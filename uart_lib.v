==> flow/design.v <==
module zrb_sync_fifo
    #(parameter ADDR_WIDTH = 2, DATA_WIDTH = 8)
    (
    input   wire                            reset,
    input   wire                            clk,
    input   wire                            wr_en,
    input   wire    [ (DATA_WIDTH-1) :  0 ] data_in,
    input   wire                            rd_en,
    output  wire    [ (DATA_WIDTH-1) :  0 ] data_out,
    output  wire                            fifo_full,
    output  wire                            fifo_empty
    );
localparam DEPTH = 1 << ADDR_WIDTH;
reg     [ (ADDR_WIDTH) :  0 ] wr_ptr = {(ADDR_WIDTH+1){1'b0}};
reg     [ (ADDR_WIDTH) :  0 ] rd_ptr = {(ADDR_WIDTH+1){1'b0}};
wire    [ (ADDR_WIDTH-1) :  0 ] wr_loc = wr_ptr[ (ADDR_WIDTH-1) :  0 ];
wire    [ (ADDR_WIDTH-1) :  0 ] rd_loc = rd_ptr[ (ADDR_WIDTH-1) :  0 ];
reg     [ (DATA_WIDTH-1) :  0 ] mem [ (DEPTH-1) :  0 ];
reg full = 1'b0;
reg empty = 1'b0;
assign data_out = mem[rd_loc];
assign fifo_empty = empty;
assign fifo_full = full;
always@(wr_ptr or rd_ptr)
begin
    full <= 1'b0;
    empty <= 1'b0;
    if(wr_ptr[ (ADDR_WIDTH-1) :  0 ] == rd_ptr[ (ADDR_WIDTH-1) :  0 ])
        if(rd_ptr[ADDR_WIDTH] == wr_ptr[ADDR_WIDTH])
            empty <= 1'b1;
        else
            full <= 1'b1;
end
always@(posedge clk or posedge reset)
if(reset)
begin
    wr_ptr <= {(ADDR_WIDTH+1){1'b0}};
    rd_ptr <= {(ADDR_WIDTH+1){1'b0}};
end
else
begin
    if(wr_en & !fifo_full)
    begin
        mem[wr_loc] <= data_in;
        wr_ptr <= wr_ptr + 1'b1;
    end
    if(rd_en & !fifo_empty)
        rd_ptr <= rd_ptr + 1'b1;
end
endmodule
module zrb_baud_generator
    #(parameter INPUT_CLK = 50000000, parameter BAUD = 9600)
    (
    input   wire                clk,
    output  wire                baud_clk_tx_en,
    output  wire                baud_clk_rx_en
    );
localparam BAUD_RX = 8*BAUD;
reg     [ 28 :  0 ] r_tx = 29'b0;
reg     [ 28 :  0 ] r_rx = 29'b0;
wire    [ 28 :  0 ] inc_tx = r_tx[28] ? (BAUD) : (BAUD-INPUT_CLK);
wire    [ 28 :  0 ] inc_rx = r_rx[28] ? (BAUD_RX) : (BAUD_RX-INPUT_CLK);
wire    [ 28 :  0 ] tx_tic = r_tx + inc_tx;
wire    [ 28 :  0 ] rx_tic = r_rx + inc_rx;
always@(posedge clk)
begin
    r_tx <= tx_tic;
    r_rx <= rx_tic;
end
assign baud_clk_tx_en = ~r_tx[28];
assign baud_clk_rx_en = ~r_rx[28];
endmodule
module zrb_uart_tx
    #(parameter NUM_BITS = 4'd8, parameter PARITY = "NO", parameter STOP_BIT = 4'd1)
    (
    input   wire                clk,
    input   wire                clk_en,
    input   wire                reset,
    input   wire                new_data,
    input   wire    [  7 :  0 ] data,
    output  wire                tx,
    output  wire                busy,
    output	wire                read
    );
localparam START_BIT = 4'd1;
localparam WIDTH =  PARITY == "NO"   ?  NUM_BITS + START_BIT + STOP_BIT :
                    PARITY == "EVEN" ?  NUM_BITS + START_BIT + STOP_BIT + 1 :
                    PARITY == "ODD"  ?  NUM_BITS + START_BIT + STOP_BIT + 1 : 1;
reg     [  8 :  0 ] r_data = 9'b0;
reg     [  3 :  0 ] r_cnt = 4'b0;
reg                 r_tx = 1'b1;
reg                 r_rd = 1'b0;
wire                sending = |r_cnt;
assign              busy = sending;
assign              tx = r_tx;
assign				read = r_rd;
always@(posedge clk)
if(reset)
begin
    r_tx <= 1'b1;
    r_cnt <= 4'b0;
    r_data <= 9'b0;
	r_rd <= 1'b0;
end
else
begin
	r_rd <= 1'b0;
    if(new_data & ~busy)
    begin
		r_rd <= 1'b1;
        r_data <= {data, 1'b0};
        r_cnt <= WIDTH;
    end
    if(sending & clk_en)
    begin
        {r_data, r_tx} <= {1'b1, r_data};
        r_cnt <= r_cnt - 1'b1;
    end
end
endmodule
module zrb_uart_rx
    #(parameter [3:0] NUM_BITS = 8, parameter PARITY = "NO", parameter [3:0]STOP_BIT = 1)
    (
    input   wire                clk,
    input   wire                clk_en,
    input   wire                reset,
    input   wire                rx,
    output  wire    [  7 :  0 ] data_out,
    output  wire                write_en,
    output  wire                busy
    );
localparam [3:0] START_BIT = 1;
localparam [3:0] WIDTH = PARITY == "NO"   ?     NUM_BITS + START_BIT + STOP_BIT : 
                         PARITY == "EVEN" ?     NUM_BITS + START_BIT + STOP_BIT + 1 :
                         PARITY == "ODD"  ?     NUM_BITS + START_BIT + STOP_BIT + 1 : 1;
reg                 start_sync = 1'b0;
reg                 start_en = 1'b0;
wire                start = ~start_sync & start_en;
reg     [  9 :  0 ] r_data = 10'b0;
reg     [  3 :  0 ] r_cnt = 4'b0;
reg     [  2 :  0 ] clk_en_cnt = 3'b0;
wire                receiving = |r_cnt;
assign              busy = receiving;
assign              write_en = clk_en & r_cnt == 1 & clk_en_cnt == 3'd3;
assign              data_out = r_data[(WIDTH-2)-:8];
always@(posedge clk)
if(reset)
begin
    start_sync <= 1'b0;
    start_en <= 1'b0;
    r_data <= 10'b0;
    r_cnt <= 4'b0;
    clk_en_cnt <= 3'b0;
end
else
begin
    start_sync <= rx;
    start_en <= start_sync;
    if(start & ~receiving)
    begin
        r_cnt <= WIDTH;
        clk_en_cnt <= 3'b0;
    end
    if(receiving & clk_en)
    begin   
        clk_en_cnt <= clk_en_cnt + 1'b1;
        if(clk_en_cnt == 3'd3)
        begin
            r_data <= {rx, r_data[(WIDTH-2):1]};
            r_cnt <= r_cnt - 1'b1;
        end
    end
end
endmodule
module zrb_uart_top
    #(parameter INPUT_CLK = 50000000, parameter BAUD = 115200, parameter NUM_BITS = 8, parameter PARITY = "NO", parameter STOP_BIT = 1)
    (
    input   wire                clk,
    input   wire                wr,
    input   wire                rd,
    input   wire                uart_in,
    input   wire    [  7 :  0 ] data_in,
    output  wire                uart_out,
    output  wire    [  7 :  0 ] data_out,
    output   wire                rx_isr,
    output   wire                tx_en    
    );
wire baud;
wire baudx8;
zrb_baud_generator #(INPUT_CLK,BAUD) u0(clk, baud, baudx8);
wire [7:0] rx_data;
wire rx_write;
wire rx_busy;
wire rx_full;
wire rx_empty;
zrb_uart_rx #(NUM_BITS, PARITY, STOP_BIT) u1(
    clk,                     
    baudx8,                  
    1'b0,                    
    uart_in,                 
    rx_data,                 
    rx_write,                
    rx_busy                  
    );
zrb_sync_fifo #(2, NUM_BITS) u2(
    1'b0,                    
    clk,                     
    rx_write,                
    rx_data,                 
    rd,                     
    data_out,                
    rx_full,                 
    rx_empty                 
    );
assign rx_isr = ~rx_empty;
wire [7:0] tx_data;
wire tx_write;
wire tx_read;
wire tx_busy;
wire tx_full;
wire tx_empty;
zrb_sync_fifo #(2,NUM_BITS) u3(
    1'b0,                    
    clk,                     
    wr,                      
    data_in,                 
    tx_read,                 
    tx_data,                 
    tx_full,                 
    tx_empty                 
    );
assign tx_en = ~tx_full;
zrb_uart_tx #(NUM_BITS, PARITY, STOP_BIT) u4(
    clk,                     
    baud,                    
    1'b0,                    
    ~tx_empty,               
    tx_data,                 
    uart_out,                
    tx_busy,                 
	tx_read                  
    );
endmodule
# Step by step through the tools: zrb_uart_top
# Tool output for the design above, in the order of the flow.
# Lines are those of the file above, counted from 1.
# Operators carry their Yosys type and port widths (W data, S select, Z words).
# Cell names lack the library's common part.
design:
  top_module: "zrb_uart_top"
  clock_port: "clk"
  lib: "sky130hd"
  pvt_corner: "tt_025C_1v80"

# Word level
# Source: Yosys, flattened and elaborated. Widths are those after wreduce. Registers that Yosys merges into a memory's read port (data or address) are not register bits. Print and check cells do not count. Equal cells are merged and count once.
op_classes:
  add_sub_neg: 9
  n_eq: 18
  n_mux: 22
  logic: 19
  reduce_and_logical: 21
op_table:
  columns: ["operator", "n"]
  rows:
  - ["$pmux W8 S4", 2]
  - ["$add A29 B29 Y29", 2]
  - ["$mux W29", 2]
  - ["$mux W4", 5]
  - ["$reduce_and A2 Y1", 9]
  - ["$eq A2 B2 Y1 const B", 8]
  - ["$mux W8", 2]
  - ["$add A3 B1 Y3 const B", 5]
  - ["$and A1 B1 Y1", 11]
  - ["$mux W1", 9]
  - ["$not A1 Y1", 8]
  - ["$eq A2 B1 Y1 const B", 4]
  - ["$logic_not A2 Y1", 4]
  - ["$sub A4 B1 Y4 const B", 2]
  - ["$reduce_or A4 Y1", 2]
  - ["$mux W3", 2]
  - ["$logic_not A1 Y1", 4]
  - ["$eq A2 B2 Y1", 2]
  - ["$reduce_bool A2 Y1", 2]
  - ["$eq A4 B1 Y1 const B", 1]
  - ["$eq A3 B2 Y1 const B", 1]
  - ["$eq A1 B1 Y1", 2]
word_totals:
  regBits: 167
  word_cells: 113

# Longest topological paths
# Yosys ltp: most cells in a row. Word level: on the elaborated netlist, between registers, memories and ports. Mapped: between sequential cells and ports; inverters and the memories' decode and read muxes count.
depth:
  depth_word: 7
  abc_area: 0
  depth_mapped: 8
  mapped_depth_nobuf: 8

# Mapped cells and area
# The flow's flattened synthesis, as Yosys stat reports it; memories are mapped. The netlist is that of the ABC_AREA named above (0 if unset); the other value can give another one.
# Totals and module areas in this step are rounded.
mapped:
  cells: 520
  area_um2: 6690
  seqArea_um2: 4040
  flip_flops: 152
types:
  columns: ["type", "n", "area_total_um2"]
  rows:
  - ["edfxtp_1", 100, 3002.88]
  - ["dfxtp_1", 52, 1.04E+03]
  - ["ha_1", 43, 538.016]
  - ["xnor2_1", 24, 210.202]
  - ["xor2_1", 21, 183.926]
  - ["a222oi_1", 16, 160.154]
  - ["nand2_1", 36, 135.13]
  - ["o21ai_0", 25, 125.12]
  - ["inv_1", 31, 116.362]
  - ["mux2i_1", 9, 90.086]
  - ["and2_1", 12, 75.072]
  - ["a21oi_1", 14, 70.067]
  - ["nand3_1", 14, 70.067]
  - ["nor2_1", 18, 67.565]
  - ["and3_1", 8, 50.048]
  - ["nand2b_1", 8, 50.048]
  - ["clkbuf_1", 12, 45.043]
  - ["fa_1", 2, 40.038]
# Not listed: further types 40, cells in them 75.
# The figures by module come from a second, unflattened synthesis with its own total; it is not the netlist above.
hier_totals:
  cells_unflattened: 619
  hier_area_um2: 7100
# Rows give one instance, submodules left out.
modules:
  columns: ["mod", "n_inst", "n_cells", "area_um2"]
  rows:
  - ["zrb_sync_fifo", 2, 110, 1670]
  - ["zrb_baud_generator", 1, 224, 2230]
  - ["zrb_uart_rx", 1, 91, 792]
  - ["zrb_uart_tx", 1, 80, 719]
  - ["zrb_uart_top", 1, 4, 15.0]

# Path before layout
# Source: OpenSTA report_checks on the synthesized netlist (no wires, ideal clock, input and output delay 20% of the period each), path of least setup slack; recovery checks are left aside. Register names are those of the netlist, which keeps one name where synthesis merged equal registers.
synth_path:
  kind: "register -> register"
  start: "register u0.r_rx[28]"
  end: "register u0.r_rx[27]"
  period_ns: 2.68
  setup_ns: 0.087
  arrival_ns: 2.309
  required_ns: 2.593
  path_slack_ns: 0.284
  delay_ns: 2.396
  driving_pins: 9
  n_path_buf: 0
  synth_period_reached_ns: 2.396
# "delay_ns" is the arrival time less input delay plus setup time.
# "driving_pins" counts driving pins, that of a launching flip-flop among them; a cell with two outputs on the path counts twice.
# "synth_period_reached_ns" = period - worst setup slack (recovery checks aside). The figure is calculated, with input and output delays left at 20% of the set period.
# The rows between start and end are the longest chain of elaborated cells between them; the timing report does not say that the signal goes this way. Where chains are equally long, one stands for them.
# Each line given opens the expression or statement behind the cell; cells for indexed reads and writes are added by Yosys, which also makes memories of some case tables.
synth_between:
  path_cell_list: "dfxtp_1 inv_1 ha_1 fa_1 a211oi_1 o21ai_1 a311o_1 o221a_2 o31ai_1"
  elab_chain_cells: 2
  cone_cells: 2
  lines_between: 2
  cone_classes: "add/sub: 1; mux: 1"
synth_lines:
  columns: ["item", "line", "text"]
  rows:
  - ["from (decl)", 60, "reg     [ 28 :  0 ] r_rx = 29'b0;"]
  - ["from (assign)", 68, "r_rx <= rx_tic;"]
  - ["$mux W29", 62, "wire    [ 28 :  0 ] inc_rx = r_rx[28] ? (BAUD_RX) : (BAUD_RX-INPUT_CLK);"]
  - ["$add A29 B29 Y29", 64, "wire    [ 28 :  0 ] rx_tic = r_rx + inc_rx;"]
  - ["to (assign)", 68, null]
  - ["to (decl)", 60, null]

# Worst path after layout
# Path of least setup slack in the final report of flow run A (OpenROAD, finished layout, wires in). Where an end is a register, its clock arrival counts in the times.
layout_path:
  kind: "register -> output"
  start: "register u2.rd_ptr[1]"
  end: "output data_out[0]"
  period_ns: 2.4
  out_delay_ns: 0.48
  arrival_ns: 1.90
  required_ns: 1.92
  path_slack_ns: 0.02
  driving_pins: 8
  n_path_buf: 4
# The rows between start and end are the longest chain of elaborated cells between them; the timing report does not say that the signal goes this way. Where chains are equally long, one stands for them.
layout_between:
  path_cell_list: "edfxtp_1 buf_4 inv_2 ha_4 buf_8 buf_4 mux2i_1 buf_2"
  elab_chain_cells: 2
  cone_cells: 5
  lines_between: 1
  cone_classes: "eq/ne: 3; mux: 1; reduce/logical: 1"
layout_lines:
  columns: ["item", "line", "text"]
  rows:
  - ["from (decl)", 15, "reg     [ (ADDR_WIDTH) :  0 ] rd_ptr = {(ADDR_WIDTH+1){1'b0}};"]
  - ["from (assign)", 38, "rd_ptr <= {(ADDR_WIDTH+1){1'b0}};"]
  - ["from (assign)", 48, "rd_ptr <= rd_ptr + 1'b1;"]
  - ["$eq A2 B2 Y1", 21, "assign data_out = mem[rd_loc];"]
  - ["$pmux W8 S4", 21, null]
  - ["to (decl)", 184, "output  wire    [  7 :  0 ] data_out,"]

==> runs of zrb_uart_top <==
Measured results for zrb_uart_top: 2 stored runs of the Yosys and OpenROAD flow on sky130hd. The settings differ; the order carries no meaning. The constraints put input and output delay at 20% of the set period each and load the outputs with 0.01 pF.
By "timing.achieved_period_ns" is meant the clock period of the run minus its worst setup slack. This is arithmetic on one report: input and output delays are still those of the set period (20% each).
By "timing.worst_path_ns" is meant the share of the clock period that the worst setup path is allowed (20% is reserved at inputs, 20% at outputs), minus its slack. Clock arrival times at its registers enter into it.
By "design_power_uw" is meant OpenSTA's value without simulated activity: inputs other than the clock are taken to toggle once in ten clock periods, and the tool carries that through the logic.
Measured values are rounded.

--- flow run A ---
==> flow/run.sh <==
#!/bin/bash
# the make line also repeats the synthesis and layout settings of config.mk as NAME=value (left out here)
make -C /OpenROAD-flow-scripts/flow DESIGN_CONFIG=/design/flow/config.mk WORK_HOME=/design/flow/orfs CLKGATE_MAP_FILE= finish
==> flow/config.mk <==
export PLATFORM = sky130hd
export DESIGN_NAME = zrb_uart_top
export DESIGN_NICKNAME = zrb_uart_top
export VERILOG_FILES = /design/flow/design.v
export SDC_FILE = /design/flow/constraint.sdc
export NUM_CORES = 4
export LEC_CHECK = 0
export CAP_MARGIN = 20
export CORE_ASPECT_RATIO = 1.5
export CORE_MARGIN = 2
export CORE_UTILIZATION = 53
export CTS_CLUSTER_SIZE = 83
export GPL_TIMING_DRIVEN = 1
export HOLD_SLACK_MARGIN = 0.02
export MAX_ROUTING_LAYER = met5
export PLACE_DENSITY_LB_ADDON = 0.16
export SLEW_MARGIN = 20
==> flow/constraint.sdc <==
create_clock -name core_clock -period 2.4 [get_ports {clk}]
set_input_delay 0.4800 -clock core_clock [delete_from_list [all_inputs] [get_ports {clk}]]
set_output_delay 0.4800 -clock core_clock [all_outputs]
set_load 0.01 [all_outputs]

==> results, as YAML <==
results:
  layout_utilization_frac: 0.635
  design.die.area_um2: 13600
  timing.worst_path_ns: 1.90
  critical_path_type: "register -> output"
  final_cell_area_um2: 7860
  design_power_uw: 6030
  timing.achieved_period_ns: 2.382
  ys_area_um2: 6690
  worstSetupSlack_ns: 0.018
  ws_hold_ns: 0.354
  setupTns_ns: 0.000

--- flow run B ---
==> flow/run.sh <==
#!/bin/bash
# the make line also repeats the synthesis and layout settings of config.mk as NAME=value (left out here)
make -C /OpenROAD-flow-scripts/flow DESIGN_CONFIG=/design/flow/config.mk WORK_HOME=/design/flow/orfs CLKGATE_MAP_FILE= finish
==> flow/config.mk <==
export PLATFORM = sky130hd
export DESIGN_NAME = zrb_uart_top
export DESIGN_NICKNAME = zrb_uart_top
export VERILOG_FILES = /design/flow/design.v
export SDC_FILE = /design/flow/constraint.sdc
export NUM_CORES = 4
export LEC_CHECK = 0
export CAP_MARGIN = 20
export CORE_MARGIN = 3
export CORE_UTILIZATION = 19
export CTS_CLUSTER_DIAMETER = 144
export GPL_ROUTABILITY_DRIVEN = 1
export MIN_ROUTING_LAYER = met1
export PLACE_DENSITY_LB_ADDON = 0.07
export SETUP_SLACK_MARGIN = 0.91
export SLEW_MARGIN = 20
export TNS_END_PERCENT = 55
==> flow/constraint.sdc <==
create_clock -name core_clock -period 3.31 [get_ports {clk}]
set_input_delay 0.6620 -clock core_clock [delete_from_list [all_inputs] [get_ports {clk}]]
set_output_delay 0.6620 -clock core_clock [all_outputs]
set_load 0.01 [all_outputs]

==> results, as YAML <==
results:
  design_power_uw: 4490
  timing.achieved_period_ns: 2.501
  layout_utilization_frac: 0.239
  design.die.area_um2: 37500
  worstSetupSlack_ns: 0.809
  final_cell_area_um2: 8270
  ys_area_um2: 6690
  timing.worst_path_ns: 1.84
  critical_path_type: "register -> output"
  ws_hold_ns: 0.346
  setupTns_ns: 0.000
